==> flow/design.v <==
module cronometer 
    (
    clock,
    advanceState,
    incrementBtn,
    reset,
    countS,
    dp70,
    dp71,
    dp72,
    dp73,
    debugState,
    dot
    );
    input clock;            
    input advanceState;     
    input incrementBtn;     
    input reset;
    reg [4:0] countH;     
    reg [5:0] countM;     
    output reg [5:0] countS;     
    output     [6:0] dp70;       
    output     [6:0] dp71;
    output     [6:0] dp72;
    output     [6:0] dp73;
    wire [3:0] unitsHours;
    wire [3:0] tensHours;
    wire [3:0] unitsMinute;
    wire [3:0] tensMinute;
    output reg [1:0] debugState;    
    output dot;                     
    assign dot = 1'b1;
    parameter running = 2'o0;
    parameter adjustMinutes = 2'o1;
    parameter adjustHours = 2'o2;
    reg [1:0] state;
    reg [1:0] nextState;
    always@(posedge clock or posedge reset) begin
        if(!reset) begin
        state <= nextState;
        debugState <= state;
        case (state)
        running: begin
        countS = countS + 1;
        if(countS > 59) begin
            countS <= 6'b0000000;
            countM <= countM + 1;
        end if(countM == 59 && countS == 59) begin
            countS <= 6'b000000;
            countM <= 6'b000000;            
            countH <= countH + 1;
        end if(countH == 23 && countM == 59 && countS == 59) begin
            countH <= 4'b0000;
            countM <= 6'b000000;
            countS  <= 6'b000000;
        end
        if(advanceState) begin
            nextState <= adjustMinutes;
            end
        end
        adjustMinutes: begin
            if(incrementBtn) begin
               countM = countM + 1;
                if(countM > 59) begin
                    countM <= 6'b000000;
                end
            end
            if(advanceState) begin
                nextState <= adjustHours;
            end
        end
        adjustHours: begin
            if(incrementBtn) begin
                countH = countH + 1;
                if(countH > 23) begin
                    countH <= 5'b00000;
                end
            end
            if(advanceState) begin
                nextState <= running;
            end
        end
        endcase
    end else begin
        countH = 0;
        countM = 0;
        countS = 0;
    end
    end
assign unitsMinute = countM % 10;
assign tensMinute = countM /10;
assign unitsHours = countH % 10;
assign tensHours = countH / 10;
    dec7seg min2(
        .A(unitsMinute),
        .Y(dp70));
    dec7seg min1(
        .A(tensMinute),
        .Y(dp71));
    dec7seg h2(
        .A(unitsHours),
        .Y(dp72));
    dec7seg h1(
        .A(tensHours),
        .Y(dp73));
endmodule
module dec7seg(
    input [3:0]A,     
    output reg [6:0]Y     
);
    always @(*) begin
        case (A)
            4'h0: begin
                Y <= 7'b1111110;
            end
            4'h1: begin
                Y <= 7'b0110000;
            end
            4'h2: begin
                Y <= 7'b1101101;
            end
            4'h3: begin
                Y <= 7'b1111001;
            end
            4'h4: begin
                Y <= 7'b0110011;
            end
            4'h5: begin
                Y <= 7'b1011011;
            end
            4'h6: begin
                Y <= 7'b1011111;
            end
            4'h7: begin
                Y <= 7'b1110000;
            end
            4'h8: begin
                Y <= 7'b1111111;
            end
            4'h9: begin
                Y <= 7'b1111011;
            end
            4'hA: begin
                Y <= 7'b1110111;
            end
            4'hB: begin
                Y <= 7'b0011111;
            end
            4'hC: begin
                Y <= 7'b1001110;
            end
            4'hD: begin
                Y <= 7'b0111101;
            end
            4'hE: begin
                Y <= 7'b1001111;
            end
            4'hF: begin
                Y <= 7'b1000111;
            end
        endcase
    end
endmodule
# Step by step through the tools: cronometer
# Tool output for the design above, in the order of the flow.
# Line numbers count from 1 in the design file above.
# Cell names lack the library's common part.
# Not given: -
# inputs
top_module	cronometer
clk_port	clock
cell_library	sky130hd
lib_corner	tt_025C_1v80

# Elaborated design
# Source: Yosys, flattened and elaborated, memories not mapped. Widths are those after wreduce. Registers that Yosys merges into a memory's read port (data or address) are not register bits. Print and check cells do not count. Equal cells are merged and count once.
# Memory sizes are those after Yosys's memory passes, which may raise the word count (mostly to a power of two), join words into wider ones and drop unused or constant bits.
# op_classes
reduce_logical	10
logic	1
eq_ne	12
n_addsub	3
compare	3
div_mod_pow	4
mux	18
multipliers	0
n_shift	0
# ops
operator	count
5-bit by 4-bit divider with 32-bit output with constant B	1
5-bit by 4-bit remainder unit with 32-bit output with constant B	1
6-bit by 4-bit divider with 32-bit output with constant B	1
6-bit by 4-bit remainder unit with 32-bit output with constant B	1
6-bit two-way mux	8
5-bit two-way mux	4
6-bit by 1-bit adder with 6-bit output with constant B	2
6-bit > comparator with constant B	2
6-bit equality test with constant B	2
6-bit parallel mux with 2-bit select	1
2-bit inequality test with constant B	5
5-bit parallel mux with 2-bit select	1
3-bit AND reduction	2
2-bit parallel mux with 3-bit select	1
2-bit two-way mux	3
5-bit by 1-bit adder with 5-bit output with constant B	1
5-bit > comparator with constant B	1
5-bit equality test with constant B	1
5-bit AND reduction	1
2-bit nonzero test	2
4-bit inequality test with constant B	1
1-bit logical AND	3
3-bit inequality test with constant B	1
3-bit nonzero test	1
2-bit by 1-bit equality test with 1-bit output with constant B	1
2-bit equality test with constant B	1
2-bit zero test	1
1-bit inverter	1
# word_totals
regBits	23
out_inout_bits	37
mem_bits_ro	448
mem_bits_rw	0
memories	4
elab_cells	61
clocked_rd_ports_x_width	0
input_bits	4
latch_bits	0
# mem_list
name	size	width	read_ports	write_ports	line	source
(no name shown)	16	7	1	0	112	case (A)
(no name shown)	16	7	1	0	112
(no name shown)	16	7	1	0	112
(no name shown)	16	7	1	0	112

# Logic depth
# Longest topological path by Yosys (ltp), each cell counted once; first at word level (registers and memories cut), then after technology mapping (sequential cells cut; the memories' decode and read muxes count).
# depth
ltp_word	6
abc_area	0
mapped_depth	18
depth_no_buf	16

# Mapped cells and area
# Source: synth_stat.txt of the flow (Yosys; design flattened, memories mapped). It holds for the ABC_AREA given above (unset counts as 0); a run with the other value may have another netlist.
# mapped
area_um2	2745.1
seq_area_um2	605.6
buf_cells	16
cells	312
flip_flops	23
# by_type
cell_type	count	type_area_um2
ha_1	39	487.968
dfrtp_1	17	425.408
edfxtp_1	6	180.173
mux2i_1	12	120.115
nand2_1	26	97.594
inv_1	24	90.086
o21ai_0	18	90.086
xnor2_1	9	78.826
a21oi_1	15	75.072
nor2_1	19	71.318
o32ai_4	2	55.053
o31ai_1	7	52.55
nor3_1	10	50.048
mux2_2	4	45.043
nand3_1	9	45.043
nand2b_1	7	43.792
clkbuf_8	3	41.29
buf_6	3	33.782
# Not listed: further types 45, cells in them 82.
# By module: a second synthesis without flattening, with its own total; a netlist apart from the flattened one above.
# hier_totals
hier_cells	348
area_unflattened_um2	3042.9
# Rows give one instance, submodules left out.
# by_module
mod	n_cells	n_inst	mod_seq_area_um2	area_um2
cronometer	216	1	605.6	1891.8
dec7seg	33	4	0.0	287.8

# Path before layout
# OpenSTA on the mapped netlist: ideal clock, no wires. The path of least setup slack (recovery checks aside). Input and output delay are each 20% of the period. Register names are those of the netlist, which keeps one name where synthesis merged equal registers.
# synth_timing
kind	register -> output
startpoint	reg countM[3]
endpoint	out dp70[3]
required_time_ns	3.720
slack_ns	0.092
launch_ns	0.000
n_path_buf	2
output_delay_ns	0.930
driving_pins	18
arrival_ns	3.628
clock_period_ns	4.65
delay_ns	3.628
period_less_setup_slack_ns	4.558
# "delay_ns" = arrival - input delay + setup time.
# A path that ends at an output port has no setup time.
# "driving_pins" counts driving pins, that of a launching flip-flop among them; a cell with two outputs on the path counts twice.
# "period_less_setup_slack_ns" = period - worst setup slack (recovery checks aside). The figure is calculated, with input and output delays left at 20% of the set period.
# The rows between start and end are the longest chain of elaborated cells between them; the timing report does not say that the signal goes this way. Where chains are equally long, one stands for them.
# A line is the first line of the expression or statement that the cell stems from. Yosys adds cells for indexed reads and writes and turns some case tables into memories.
# The chain passes a memory read, where the word-level depth is cut; so it can be longer than that depth.
# A register here has more assigning lines than the two given.
# synth_via
cell_sequence	dfrtp_1 -> buf_6 -> clkbuf_8 -> inv_1 -> ha_1 -> inv_1 -> ha_1 -> nand3b_1 -> a21oi_2 -> o32ai_4 -> inv_4 -> o31ai_1 -> a21oi_1 -> xnor2_1 -> inv_1 -> ha_1 -> mux4_2 -> inv_1
elab_chain_len	2
cone_cells	2
cone_lines	2
classes_between	div (1); memory (1)
# synth_rtl
item	line	source
start: declaration	20	reg [5:0] countM;
start: assignment	47	countM <= countM + 1;
start: assignment	63	countM = countM + 1;
6-bit by 4-bit remainder unit with 32-bit output	90	assign unitsMinute = countM % 10;
memory 16 x 7 bit	112	case (A)
end: declaration	22	output     [6:0] dp70;

# Timing after layout
# From the final timing report of job 1: the path of least setup slack in the routed layout; clock arrival at registers is part of the times.
# layout_timing
kind	register -> output
startpoint	reg countM[3]
endpoint	out dp70[3]
required_time_ns	3.52
n_path_buf	4
slack_ns	0.01
arrival_ns	3.51
driving_pins	18
output_delay_ns	0.88
clock_period_ns	4.4
launch_ns	0.27
# The rows between start and end are the longest chain of elaborated cells between them; the timing report does not say that the signal goes this way. Where chains are equally long, one stands for them.
# The chain passes a memory read, where the word-level depth is cut; so it can be longer than that depth.
# A register here has more assigning lines than the two given.
# layout_via
cell_sequence	dfrtp_1 -> inv_2 -> ha_4 -> inv_2 -> ha_4 -> nand2b_1 -> nor2_1 -> o32ai_4 -> buf_6 -> inv_4 -> buf_4 -> a221o_1 -> o2bb2ai_2 -> mux2_4 -> buf_4 -> mux4_2 -> inv_2 -> buf_6
elab_chain_len	2
cone_cells	2
cone_lines	2
classes_between	div (1); memory (1)
# layout_rtl
item	line	source
start: declaration	20	reg [5:0] countM;
start: assignment	47	countM <= countM + 1;
start: assignment	63	countM = countM + 1;
6-bit by 4-bit remainder unit with 32-bit output	90	assign unitsMinute = countM % 10;
memory 16 x 7 bit	112	case (A)
end: declaration	22	output     [6:0] dp70;

# Top module cronometer; platform sky130hd; tools Yosys and OpenROAD; 2 stored runs in no particular order. Input and output delays are each 20% of the period that was set; the output load is 0.01 pF.
# "timing.achieved_period_ns" = clock period - worst setup slack. The figure is calculated, with input and output delays left at 20% of the set period.
# By "worst_path_allowed_less_slack_ns" is meant the share of the clock period that the worst setup path is allowed (20% is reserved at inputs, 20% at outputs), minus its slack. Clock arrival times at its registers enter into it.
# "power_uw": no workload was simulated; the value follows from the tool's default switching activity.
# Among the settings, -- means not set for that run.
# Among the results, -- means that no value is shown for the run.
run	period_ns	CORE_UTILIZATION	SETUP_SLACK_MARGIN	PLACE_DENSITY	CORE_MARGIN	TNS_END_PERCENT	GPL_TIMING_DRIVEN	CAP_MARGIN	SLEW_MARGIN	MAX_ROUTING_LAYER	CELL_PAD_IN_SITES_GLOBAL_PLACEMENT	GPL_ROUTABILITY_DRIVEN	CTS_CLUSTER_DIAMETER	MIN_ROUTING_LAYER	post_synth_area_um2	power_uw	stdcell_area_um2	die_area_um2	ws_hold_ns	final_util_pct	timing.achieved_period_ns	total_negative_slack_ns	timing.setup.ws_ns	worst_path_allowed_less_slack_ns	critical_path_type
job 1	4.4	63	0.05	0.64	7	55	1	30	25	met4	--	--	--	--	2745.1	3114	3503.4	6401.6	0.432	85.7	4.394	0.000	0.006	3.51	register -> output
job 2	3.17	67	--	0.4	2	50	--	20	5	met4	0	0	301	met1	--	--	--	--	--	--	--	--	--	--	--
# Job 2: did not finish, routing stopped with DPL-0038
